==> flow/design.v <==
`timescale 1ns / 1ps
module Counter(                      
    input Counter_Clock,             
    input Counter_Reset,             
    output [7:0] Counter_Data        
    );
reg [7:0] Count;                     
always @(posedge Counter_Clock)      
begin                                
  if(Counter_Reset)                  
    Count <= 8'd0;                   
  else                               
    Count <= Count + 8'd1;           
end                                  
assign Counter_Data = Count;         
endmodule
`timescale 1ns / 1ps
module Modulator_PWM( 				     
    input [1:0] PWM_Width,         
    input Clock,                   
	  input Reset,                   
    output PWM_Low,                
    output PWM_High                
    );
wire [7:0] Register_Input;         
wire [7:0] Counter_Input;          
reg PWM;                           
Counter L1 (                       
    .Counter_Clock(Clock),         
    .Counter_Reset(Reset), 		
    .Counter_Data(Counter_Input)
    );
Register R1 (                      
    .PWM_Width(PWM_Width), 
    .Register_Reset(Reset), 
    .Register_Data(Register_Input)
    );
always @(Register_Input, Counter_Input)  
begin                                    
  if (Counter_Input < Register_Input)    
    PWM <= 1;                            
  else					
    PWM <= 0;												     
end                                      
assign PWM_Low = ~PWM;                   
assign PWM_High = PWM;                   
endmodule
`timescale 1ns / 1ps
module Register(                 
    input [1:0] PWM_Width,       
    input Register_Reset,        
    output [7:0] Register_Data   
    );
integer Data_Out;                
always @(PWM_Width, Register_Reset)  
begin                            
  if (Register_Reset)            
    Data_Out = 51;               
  else                           
    case (PWM_Width)             
      2'b00	: Data_Out = 51;   
      2'b01   	: Data_Out = 102;  
      2'b10	: Data_Out = 153;  
      2'b11	: Data_Out = 204;  
    endcase                      
end                              
assign Register_Data = Data_Out;  
endmodule
* From RTL to reports: Modulator_PWM
What the tools print for Modulator_PWM, step after step.
Lines are those of the file above, counted from 1.
Operators: Yosys type, input widths -> output width; for muxes data width and select width s.
Not given: -
- Design top :: Modulator_PWM
- Clock :: Clock
- Library :: sky130hd
- Library corner :: tt_025C_1v80

* After elaboration
Counts by Yosys on the flattened word-level netlist (proc, flatten, opt, wreduce; memories kept). Register bits leave out memories and registers merged into their read ports (data or address); mux counts leave out enables and synchronous resets folded into registers. Print and check cells are left out. Cells with the same type and inputs are merged into one.
- Bitwise logic cells :: 1
- Add/sub/neg operators :: 1
- Reductions and logical operators :: 1
- Mux-type cells :: 3
- $lt $le $gt $ge :: 1
- Equality and inequality tests :: 3
** Operators by type and width (number)
- $pmux 8 s4 :: 1
- $add 8x1->8 const B :: 1
- $lt 8x8->1 :: 1
- $mux 8 :: 1
- $eq 2x2->1 const B :: 2
- $eq 2x1->1 const B :: 1
- $logic_not 2->1 :: 1
- $not 1->1 :: 1
- $mux 1 :: 1
- Input bits :: 4
- Bits in registers :: 8
- Word-level cells :: 11
- Output and inout bits :: 2

* Depth
Longest topological path by Yosys (ltp), each cell counted once; first at word level (registers and memories cut), then after technology mapping (sequential cells cut; the memories' decode and read muxes count).
- Word-level depth :: 6
- ABC_AREA :: 0
- Depth in mapped cells :: 8
- Mapped depth without buffers :: 7

* Synthesis result
The flow's flattened synthesis, as Yosys stat reports it; memories are mapped. The netlist is that of the ABC_AREA named above (0 if unset); the other value can give another one.
Totals and module areas in this step are rounded.
** Cell types
- sky130_fd_sc_hd__dfxtp_1 :: number 8, total area 160.154 um^2
- sky130_fd_sc_hd__ha_1 :: number 8, total area 100.096 um^2
- sky130_fd_sc_hd__xnor2_1 :: number 3, total area 26.275 um^2
- sky130_fd_sc_hd__xor2_1 :: number 3, total area 26.275 um^2
- sky130_fd_sc_hd__nor2_1 :: number 6, total area 22.522 um^2
- sky130_fd_sc_hd__o31ai_4 :: number 1, total area 21.27 um^2
- sky130_fd_sc_hd__nand3_1 :: number 3, total area 15.014 um^2
- sky130_fd_sc_hd__nor2b_4 :: number 1, total area 13.763 um^2
- sky130_fd_sc_hd__nand4_1 :: number 2, total area 12.512 um^2
- sky130_fd_sc_hd__nor2b_1 :: number 2, total area 12.512 um^2
- sky130_fd_sc_hd__buf_6 :: number 1, total area 11.261 um^2
- sky130_fd_sc_hd__a21oi_1 :: number 2, total area 10.01 um^2
- sky130_fd_sc_hd__o211a_1 :: number 1, total area 10.01 um^2
- sky130_fd_sc_hd__a21oi_2 :: number 1, total area 8.758 um^2
- sky130_fd_sc_hd__and4_1 :: number 1, total area 8.758 um^2
- sky130_fd_sc_hd__a21boi_0 :: number 1, total area 7.507 um^2
- sky130_fd_sc_hd__and3_1 :: number 1, total area 6.256 um^2
- sky130_fd_sc_hd__nand2b_1 :: number 1, total area 6.256 um^2
Not listed: further types 5, cells in them 5.
- Sequential part of the area :: 160 um^2
- Chip area (Yosys) :: 502 um^2
- Mapped cells :: 51
- Buffer cells :: 1
- Flip-flops :: 8
The figures by module come from a second, unflattened synthesis with its own total; it is not the netlist above.
- Cell total of the unflattened synthesis :: 66
- Area total of the unflattened synthesis :: 548 um^2
Rows give one instance, submodules left out.
** By module
- Counter :: area 304 um^2, sequential area 160 um^2, times used 1, cells 33
- Modulator_PWM :: area 189 um^2, sequential area 0.0 um^2, times used 1, cells 25
- Register :: area 55.1 um^2, sequential area 0.0 um^2, times used 1, cells 8

* Worst setup path after synthesis
OpenSTA on the mapped netlist: ideal clock, no wires. The path of least setup slack (recovery checks aside). Input and output delay are each 20% of the period. Register names are those of the netlist, which keeps one name where synthesis merged equal registers.
- Path kind :: input to output
- Start point :: input port Reset
- End point :: output port PWM_Low
- Input delay :: 0.578 ns
- Delay of the path :: 1.290 ns
- Path slack :: 0.444 ns
- Time at the first pin :: 0.578 ns
- External output delay :: 0.578 ns
- Data required time :: 2.312 ns
- Clock period :: 2.89 ns
- Buffers on the path :: 1
- Stages :: 8
- Arrival :: 1.868 ns
- Period reached after synthesis :: 2.446 ns
"delay of the path" is the arrival time less input delay plus setup time.
A path that ends at an output port has no setup time.
"stages": output pins that drive a net of the path, with the launching flip-flop's if there is one; two outputs of one cell count as two.
"period reached after synthesis" = period - worst setup slack (recovery checks aside). The figure is calculated, with input and output delays left at 20% of the set period.
The rows between start and end are the longest chain of elaborated cells between them; the timing report does not say that the signal goes this way. Where chains are equally long, one stands for them.
A line is the first line of the expression or statement that the cell stems from. Yosys adds cells for indexed reads and writes and turns some case tables into memories.
- Cell sequence :: sky130_fd_sc_hd__buf_6 -> sky130_fd_sc_hd__nand2b_1 -> sky130_fd_sc_hd__inv_1 -> sky130_fd_sc_hd__ha_1 -> sky130_fd_sc_hd__o211a_1 -> sky130_fd_sc_hd__o31ai_4 -> sky130_fd_sc_hd__a21oi_2 -> sky130_fd_sc_hd__or3_1
- Cells in the longest elaborated chain :: 4
- Elaborated cells between the ends (all ways) :: 4
- Source lines of those cells :: 3
- Those cells by class :: compare (1); mux (2); logic (1)
** Ends and longest elaborated chain, post-synthesis
- from (decl) :: line 21 : input Reset,
- $mux 8 :: line 57 : if (Register_Reset)
- $lt 8x8->1 :: line 40 : if (Counter_Input < Register_Input)
- $mux 1 :: line 40
- $not 1->1 :: line 45 : assign PWM_Low = ~PWM;
- to (decl) :: line 22 : output PWM_Low,

--- runs ---
Modulator_PWM on sky130hd: 2 stored runs with different settings, listed in no order. Input and output delays are each 20% of the period that was set; the output load is 0.01 pF.

* Entry A
** Files
==> flow/run.sh <==
#!/bin/bash
# the make line also repeats the synthesis and layout settings of config.mk as NAME=value (left out here)
make -C /OpenROAD-flow-scripts/flow DESIGN_CONFIG=/design/flow/config.mk WORK_HOME=/design/flow/orfs CLKGATE_MAP_FILE= finish
==> flow/config.mk <==
export PLATFORM = sky130hd
export DESIGN_NAME = Modulator_PWM
export DESIGN_NICKNAME = Modulator_PWM
export VERILOG_FILES = /design/flow/design.v
export SDC_FILE = /design/flow/constraint.sdc
export NUM_CORES = 4
export LEC_CHECK = 0
export CAP_MARGIN = 20
export CORE_MARGIN = 2
export CORE_UTILIZATION = 59
export CTS_CLUSTER_DIAMETER = 370
export GPL_TIMING_DRIVEN = 0
export MAX_ROUTING_LAYER = met4
export PLACE_DENSITY_LB_ADDON = 0.26
export SETUP_SLACK_MARGIN = 0.67
export SLEW_MARGIN = 25
==> flow/constraint.sdc <==
create_clock -name core_clock -period 2.49 [get_ports {Clock}]
set_input_delay 0.4980 -clock core_clock [delete_from_list [all_inputs] [get_ports {Clock}]]
set_output_delay 0.4980 -clock core_clock [all_outputs]
set_load 0.01 [all_outputs]
** Results
Unfinished; error PDN-0185 in floorplanning.

* Entry B
** Files
==> flow/run.sh <==
#!/bin/bash
# the make line also repeats the synthesis and layout settings of config.mk as NAME=value (left out here)
make -C /OpenROAD-flow-scripts/flow DESIGN_CONFIG=/design/flow/config.mk WORK_HOME=/design/flow/orfs CLKGATE_MAP_FILE= finish
==> flow/config.mk <==
export PLATFORM = sky130hd
export DESIGN_NAME = Modulator_PWM
export DESIGN_NICKNAME = Modulator_PWM
export VERILOG_FILES = /design/flow/design.v
export SDC_FILE = /design/flow/constraint.sdc
export NUM_CORES = 4
export LEC_CHECK = 0
export CAP_MARGIN = 20
export CORE_MARGIN = 2
export CORE_UTILIZATION = 72
export SLEW_MARGIN = 20
==> flow/constraint.sdc <==
create_clock -name core_clock -period 2.27 [get_ports {Clock}]
set_input_delay 0.4540 -clock core_clock [delete_from_list [all_inputs] [get_ports {Clock}]]
set_output_delay 0.4540 -clock core_clock [all_outputs]
set_load 0.01 [all_outputs]
** Results
Unfinished; error PDN-0185 in floorplanning.
--- end ---
